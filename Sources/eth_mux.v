==> flow/design.v <==
`timescale 1ns / 1ps
package ethernet_frame_pkg;
   localparam ETH_FULL_FRAME_BYTE_CNT_BYTES = 2;
   localparam SWHWM_HEADER_BYTES = 16;
   localparam SESSION_REG_MSG_BYTES = 6;
   localparam TCP_IP_ETH_HEADER_BYTES = 54;
   localparam APPL_DATA_BYTES = 32;   
   localparam FCS_BYTES = 4;
   localparam PACKET_PAYLOAD_BYTES =  
                                     SWHWM_HEADER_BYTES +
                                     SESSION_REG_MSG_BYTES +
                                     TCP_IP_ETH_HEADER_BYTES +
                                     APPL_DATA_BYTES +  
                                     FCS_BYTES;
   localparam MIN_APPL_DATA_BYTES = 6;
   localparam MAX_APPL_DATA_BYTES = (1500 - 40);
endpackage
`timescale 1ns / 1ps
parameter LANE_CONTROLLER = 0;
parameter LANE_OUTBOUND = 1;
parameter NUM_RX_LANES = 2;
parameter NUM_TX_LANES = 2;
interface top_mux_if ();
    logic    [NUM_RX_LANES-1:0] rx_clk;    
    logic    [NUM_RX_LANES-1:0] rx_rst;    
    logic            rx_axis_tvalid [NUM_RX_LANES-1:0];   
    logic     [31:0] rx_axis_tdata  [NUM_RX_LANES-1:0];   
    logic            rx_axis_tlast  [NUM_RX_LANES-1:0];   
    logic     [3:0]  rx_axis_tkeep  [NUM_RX_LANES-1:0];   
    logic    [NUM_TX_LANES-1:0] tx_clk;   
    logic    [NUM_TX_LANES-1:0] tx_rst;   
    logic            tx_axis_tready [NUM_TX_LANES-1:0];   
    logic            tx_axis_tvalid [NUM_TX_LANES-1:0];   
    logic     [31:0] tx_axis_tdata  [NUM_TX_LANES-1:0];   
    logic            tx_axis_tlast  [NUM_TX_LANES-1:0];   
    logic     [3:0]  tx_axis_tkeep  [NUM_TX_LANES-1:0];   
endinterface
`timescale 1ns / 1ps
import ethernet_frame_pkg::*;
module eth_mux
(
    input  wire         fifo_rx_tvalid,                  
    input  wire [31:0]  fifo_rx_tdata,                   
    input  wire  [3:0]  fifo_rx_tkeep,                   
    input  wire         fifo_rx_tlast,                   
    output reg          fifo_rx_tready,                  
    input  wire         rx_rst,                          
    input  wire         tx_clk,                          
    input  wire         tx_rst,                          
    output wire         mux_out_tvalid,                  
    output wire [31:0]  mux_out_tdata,                   
    output wire  [3:0]  mux_out_tkeep,                   
    output wire         mux_out_tlast,                   
    input  wire         mux_in_tready                    
);
   localparam [15:0] ETH_TYPE_SWHW_MESSAGE = 16'h88_B5;
   reg  [47:0] SWHWMH_destMAC;     
   reg  [47:0] SWHWMH_sourceMAC;   
   reg  [15:0] SWHWMH_etherType;   
   reg   [7:0] SWHWMH_msgType;     
   reg  [31:0] SRM_requestID;
   reg   [7:0] SRM_sessionID;
   reg   [7:0] SRM_exchangeCode;
   reg   [47:0] EthH_destMAC;
   reg   [47:0] EthH_sourceMAC;
   reg   [15:0] EthH_etherType;  
   reg   [7:0] IPH_versionAndIHL;  
   reg   [7:0] IPH_dscpAndECN;
   reg  [15:0] IPH_totalLength;
   reg  [15:0] IPH_identification;
   reg  [15:0] IPH_flagsAndFragmentOffset;
   reg   [7:0] IPH_ttl;
   reg   [7:0] IPH_protocol;  
   reg  [15:0] IPH_headerChecksum;
   reg  [31:0] IPH_sourceIP;
   reg  [31:0] IPH_destIP;
   reg  [15:0]  TCPH_sourcePort; 
   reg  [15:0]  TCPH_destPort;
   reg  [31:0]  TCPH_seqNum;
   reg  [31:0]  TCPH_ackNum;
   reg   [7:0]  TCPH_dataOffsetRsv;   
   reg   [7:0]  TCPH_Flags;
   reg  [15:0]  TCPH_windowSize;
   reg  [15:0]  TCPH_checksum;
   reg  [15:0]  TCPH_urgentPointer;
   reg  [7:0]   APL_data [5:0];   
   reg [31:0]   EthH_fcs;     
   typedef enum     {IDLE, PREAMBLE, SFD, HEADER, DATA, FCS, WAIT}  state_type;
   state_type current_state = IDLE;
   state_type next_state    = IDLE;
   reg  [31:0]  buf_mux_out_tdata  = 32'h00000000;
   reg          buf_fifo_rx_tready =  1'b0;
   reg          buf_mux_out_tvalid =  1'b0;         
   reg   [3:0]  buf_mux_out_tkeep  =  4'h0;         
   reg          buf_mux_out_tlast  =  1'b0;        
   always @(posedge tx_clk)     
     if (tx_rst == 1'b1)
       fifo_rx_tready <= 1'b1;
     else
       fifo_rx_tready <= mux_in_tready || !mux_out_tvalid;   
   always @(posedge tx_clk) begin
     if (tx_rst == 1'b1) 
       begin
         buf_mux_out_tdata  <= 32'h00000000;
         buf_mux_out_tkeep  <=  4'h0;         
         buf_mux_out_tlast  <=  1'b0; 
       end
     else if (!mux_in_tready && fifo_rx_tready && fifo_rx_tvalid)   
       begin
         buf_mux_out_tdata  <= fifo_rx_tdata;
         buf_mux_out_tkeep  <= fifo_rx_tkeep;         
         buf_mux_out_tlast  <= fifo_rx_tlast; 
       end
     end
   assign mux_out_tvalid = fifo_rx_tvalid || !fifo_rx_tready;
   assign mux_out_tdata = !fifo_rx_tready ? buf_mux_out_tdata : fifo_rx_tdata;
   assign mux_out_tkeep = !fifo_rx_tready ? buf_mux_out_tkeep : fifo_rx_tkeep;
   assign mux_out_tlast = !fifo_rx_tready ? buf_mux_out_tlast : fifo_rx_tlast; 
endmodule
# --- Reports on eth_mux ---
# Tool output for the design above, in the order of the flow.
# Line numbers count from 1 in the design file above.
# Library cell names are shortened.
inputs:
  top_module: "eth_mux"
  clock_port: "tx_clk"
  cell_library: "sky130hd"
  pvt_corner: "tt_025C_1v80"

# --- After elaboration ---
# Yosys after proc, flatten, opt, wreduce and memory -nomap, before mapping. Enables and synchronous resets that opt folds into registers are not counted as muxes. Memory bits, and registers merged into a memory's read port (data or address), are not among the register bits. Print and check cells are not counted. Equal cells are merged and count once.
bits:
  register_bits: 38
  elab_cells: 14
  out_inout_bits: 39
  input_bits: 42
classes:
  n_mux: 3
  n_reduce_logical: 7
ops:
  columns: ["operator", "count"]
  rows:
  - ["2-to-1 mux 32 bit", 1]
  - ["2-to-1 mux 4 bit", 1]
  - ["zero test 1 bit", 3]
  - ["logical AND 1 bit", 2]
  - ["logical OR 1 bit", 2]
  - ["2-to-1 mux 1 bit", 1]

# --- Logic depth ---
# Yosys ltp: most cells in a row. Word level: on the elaborated netlist, between registers, memories and ports. Mapped: between sequential cells and ports; inverters and the memories' decode and read muxes count.
depth:
  word_depth: 4
  abc_area: 1
  mapped_depth: 7
  mapped_depth_nobuf: 5

# --- Mapped cells and area ---
# Yosys stat after the flow's synthesis: flattened, memories mapped to cells. It holds for the ABC_AREA given above (unset counts as 0); a run with the other value may have another netlist.
# Totals and module areas in this step are rounded.
types:
  columns: ["cell", "count", "type_area_um2"]
  rows:
  - ["dfxtp_1", 38, 760.73]
  - ["nand2_1", 112, 420.403]
  - ["nor2_1", 74, 277.766]
  - ["o21ai_0", 37, 185.178]
  - ["inv_1", 40, 150.144]
  - ["buf_6", 4, 45.043]
  - ["clkbuf_1", 9, 33.782]
  - ["buf_2", 6, 30.029]
  - ["nand3_2", 1, 10.01]
  - ["buf_4", 1, 7.507]
  - ["nand3_1", 1, 5.005]
synth_totals:
  synth_area_um2: 1900
  ff_cells: 38
  sequential_area_um2: 760
  n_buf: 20
  stdcells: 323

# --- Timing after synthesis ---
# Path of least setup slack by OpenSTA after synthesis, without wires, with an ideal clock, recovery checks aside; 20% of the period is set as input and as output delay. Where synthesis merged equal registers, the netlist keeps one of their names.
synth_path:
  kind: "flip-flop to output port"
  from: "reg fifo_rx_tready"
  to: "out mux_out_tdata[10]"
  delay_ns: 1.052
  arrival_ns: 1.052
  required_ns: 1.320
  n_path_buf: 2
  setup_slack_ns: 0.268
  out_delay_ns: 0.330
  period_ns: 1.65
  t_first_pin_ns: 0.000
  driving_pins: 5
  period_less_setup_slack_ns: 1.382
# "delay_ns" = arrival - input delay + setup time.
# A path that ends at an output port has no setup time.
# "driving_pins" counts driving pins, that of a launching flip-flop among them; a cell with two outputs on the path counts twice.
# "period_less_setup_slack_ns" = period - worst setup slack (recovery checks aside). The figure is calculated, with input and output delays left at 20% of the set period.
# Between the ends stands the longest chain of elaborated cells between them, by number of cells; it is not shown to be the way that was timed. Of several equally long chains one is given.
# Each line given opens the expression or statement behind the cell; cells for indexed reads and writes are added by Yosys, which also makes memories of some case tables.
synth_between:
  cell_sequence: "dfxtp_1 -> buf_4 -> clkbuf_1 -> nand2_1 -> o21ai_0"
  elab_chain_len: 1
  cone_cells: 1
  cone_lines: 1
  classes_between: "mux: 1"
synth_rtl:
  columns: ["element", "line", "text"]
  rows:
  - ["start, declared", 46, "output reg          fifo_rx_tready,"]
  - ["start, assigned", 98, "fifo_rx_tready <= 1'b1;"]
  - ["start, assigned", 100, "fifo_rx_tready <= mux_in_tready || !mux_out_tvalid;"]
  - ["2-to-1 mux 32 bit", 116, "assign mux_out_tdata = !fifo_rx_tready ? buf_mux_out_tdata : fifo_rx_tdata;"]
  - ["end, declared", 51, "output wire [31:0]  mux_out_tdata,"]

# --- Worst path after layout ---
# Path of least setup slack in the final report of run 2 (OpenROAD, finished layout, wires in). Where an end is a register, its clock arrival counts in the times.
layout_path:
  kind: "flip-flop to output port"
  from: "reg fifo_rx_tready"
  to: "out mux_out_tdata[1]"
  required_ns: 0.97
  setup_slack_ns: -0.22
  period_ns: 1.21
  driving_pins: 5
  arrival_ns: 1.19
  n_path_buf: 2
  out_delay_ns: 0.24
  t_first_pin_ns: 0.28
# Between the ends stands the longest chain of elaborated cells between them, by number of cells; it is not shown to be the way that was timed. Of several equally long chains one is given.
layout_between:
  cell_sequence: "dfxtp_4 -> buf_12 -> nand2_1 -> o21ai_1 -> buf_2"
  elab_chain_len: 1
  cone_cells: 1
  cone_lines: 1
  classes_between: "mux: 1"
layout_rtl:
  columns: ["element", "line", "text"]
  rows:
  - ["start, declared", 46, "output reg          fifo_rx_tready,"]
  - ["start, assigned", 98, "fifo_rx_tready <= 1'b1;"]
  - ["start, assigned", 100, "fifo_rx_tready <= mux_in_tready || !mux_out_tvalid;"]
  - ["2-to-1 mux 32 bit", 116, "assign mux_out_tdata = !fifo_rx_tready ? buf_mux_out_tdata : fifo_rx_tdata;"]
  - ["end, declared", 51, "output wire [31:0]  mux_out_tdata,"]

Settings and measured results of 2 stored flow runs for module eth_mux (sky130hd), not sorted in any way. The constraints put input and output delay at 20% of the set period each and load the outputs with 0.01 pF.
By "achieved_period_ns" is meant the clock period of the run minus its worst setup slack. This is arithmetic on one report: input and output delays are still those of the set period (20% each).
"final_power_mw": no workload was simulated; the value follows from the tool's default switching activity.
Results are given in rounded form.

--- run 1 ---
==> flow/run.sh <==
#!/bin/bash
# the make line also repeats the synthesis and layout settings of config.mk as NAME=value (left out here)
make -C /OpenROAD-flow-scripts/flow DESIGN_CONFIG=/design/flow/config.mk WORK_HOME=/design/flow/orfs CLKGATE_MAP_FILE= finish
==> flow/config.mk <==
export PLATFORM = sky130hd
export DESIGN_NAME = eth_mux
export DESIGN_NICKNAME = eth_mux
export VERILOG_FILES = /design/flow/design.v
export SDC_FILE = /design/flow/constraint.sdc
export NUM_CORES = 4
export LEC_CHECK = 0
export CAP_MARGIN = 0
export CELL_PAD_IN_SITES_GLOBAL_PLACEMENT = 0
export CORE_MARGIN = 8
export CORE_UTILIZATION = 68
export MAX_ROUTING_LAYER = met5
export MIN_ROUTING_LAYER = met1
export PLACE_DENSITY_LB_ADDON = 0.02
export SETUP_SLACK_MARGIN = -0.19
export SLEW_MARGIN = 20
export TNS_END_PERCENT = 30
==> flow/constraint.sdc <==
create_clock -name core_clock -period 2.22 [get_ports {tx_clk}]
set_input_delay 0.4440 -clock core_clock [delete_from_list [all_inputs] [get_ports {tx_clk}]]
set_output_delay 0.4440 -clock core_clock [all_outputs]
set_load 0.01 [all_outputs]

==> results, as YAML <==
outcome: "unfinished; error FLW-0024 in placement"

--- run 2 ---
==> flow/run.sh <==
#!/bin/bash
# the make line also repeats the synthesis and layout settings of config.mk as NAME=value (left out here)
make -C /OpenROAD-flow-scripts/flow DESIGN_CONFIG=/design/flow/config.mk WORK_HOME=/design/flow/orfs CLKGATE_MAP_FILE= finish
==> flow/config.mk <==
export PLATFORM = sky130hd
export DESIGN_NAME = eth_mux
export DESIGN_NICKNAME = eth_mux
export VERILOG_FILES = /design/flow/design.v
export SDC_FILE = /design/flow/constraint.sdc
export NUM_CORES = 4
export LEC_CHECK = 0
export ABC_AREA = 1
export CAP_MARGIN = 35
export CELL_PAD_IN_SITES_DETAIL_PLACEMENT = 0
export CORE_MARGIN = 2
export CORE_UTILIZATION = 18
export MAX_ROUTING_LAYER = met4
export PLACE_DENSITY = 0.67
export SLEW_MARGIN = 20
==> flow/constraint.sdc <==
create_clock -name core_clock -period 1.21 [get_ports {tx_clk}]
set_input_delay 0.2420 -clock core_clock [delete_from_list [all_inputs] [get_ports {tx_clk}]]
set_output_delay 0.2420 -clock core_clock [all_outputs]
set_load 0.01 [all_outputs]

==> results, as YAML <==
results:
  synth_chip_area_um2: 1900
  die_area_um2: 12000
  fin_util_pct: 29
  setup_ws_ns: -0.22
  final_setup_tns_ns: -7.7
  holdWs_ns: 0.53
  final_power_mw: 3.2
  achieved_period_ns: 1.429
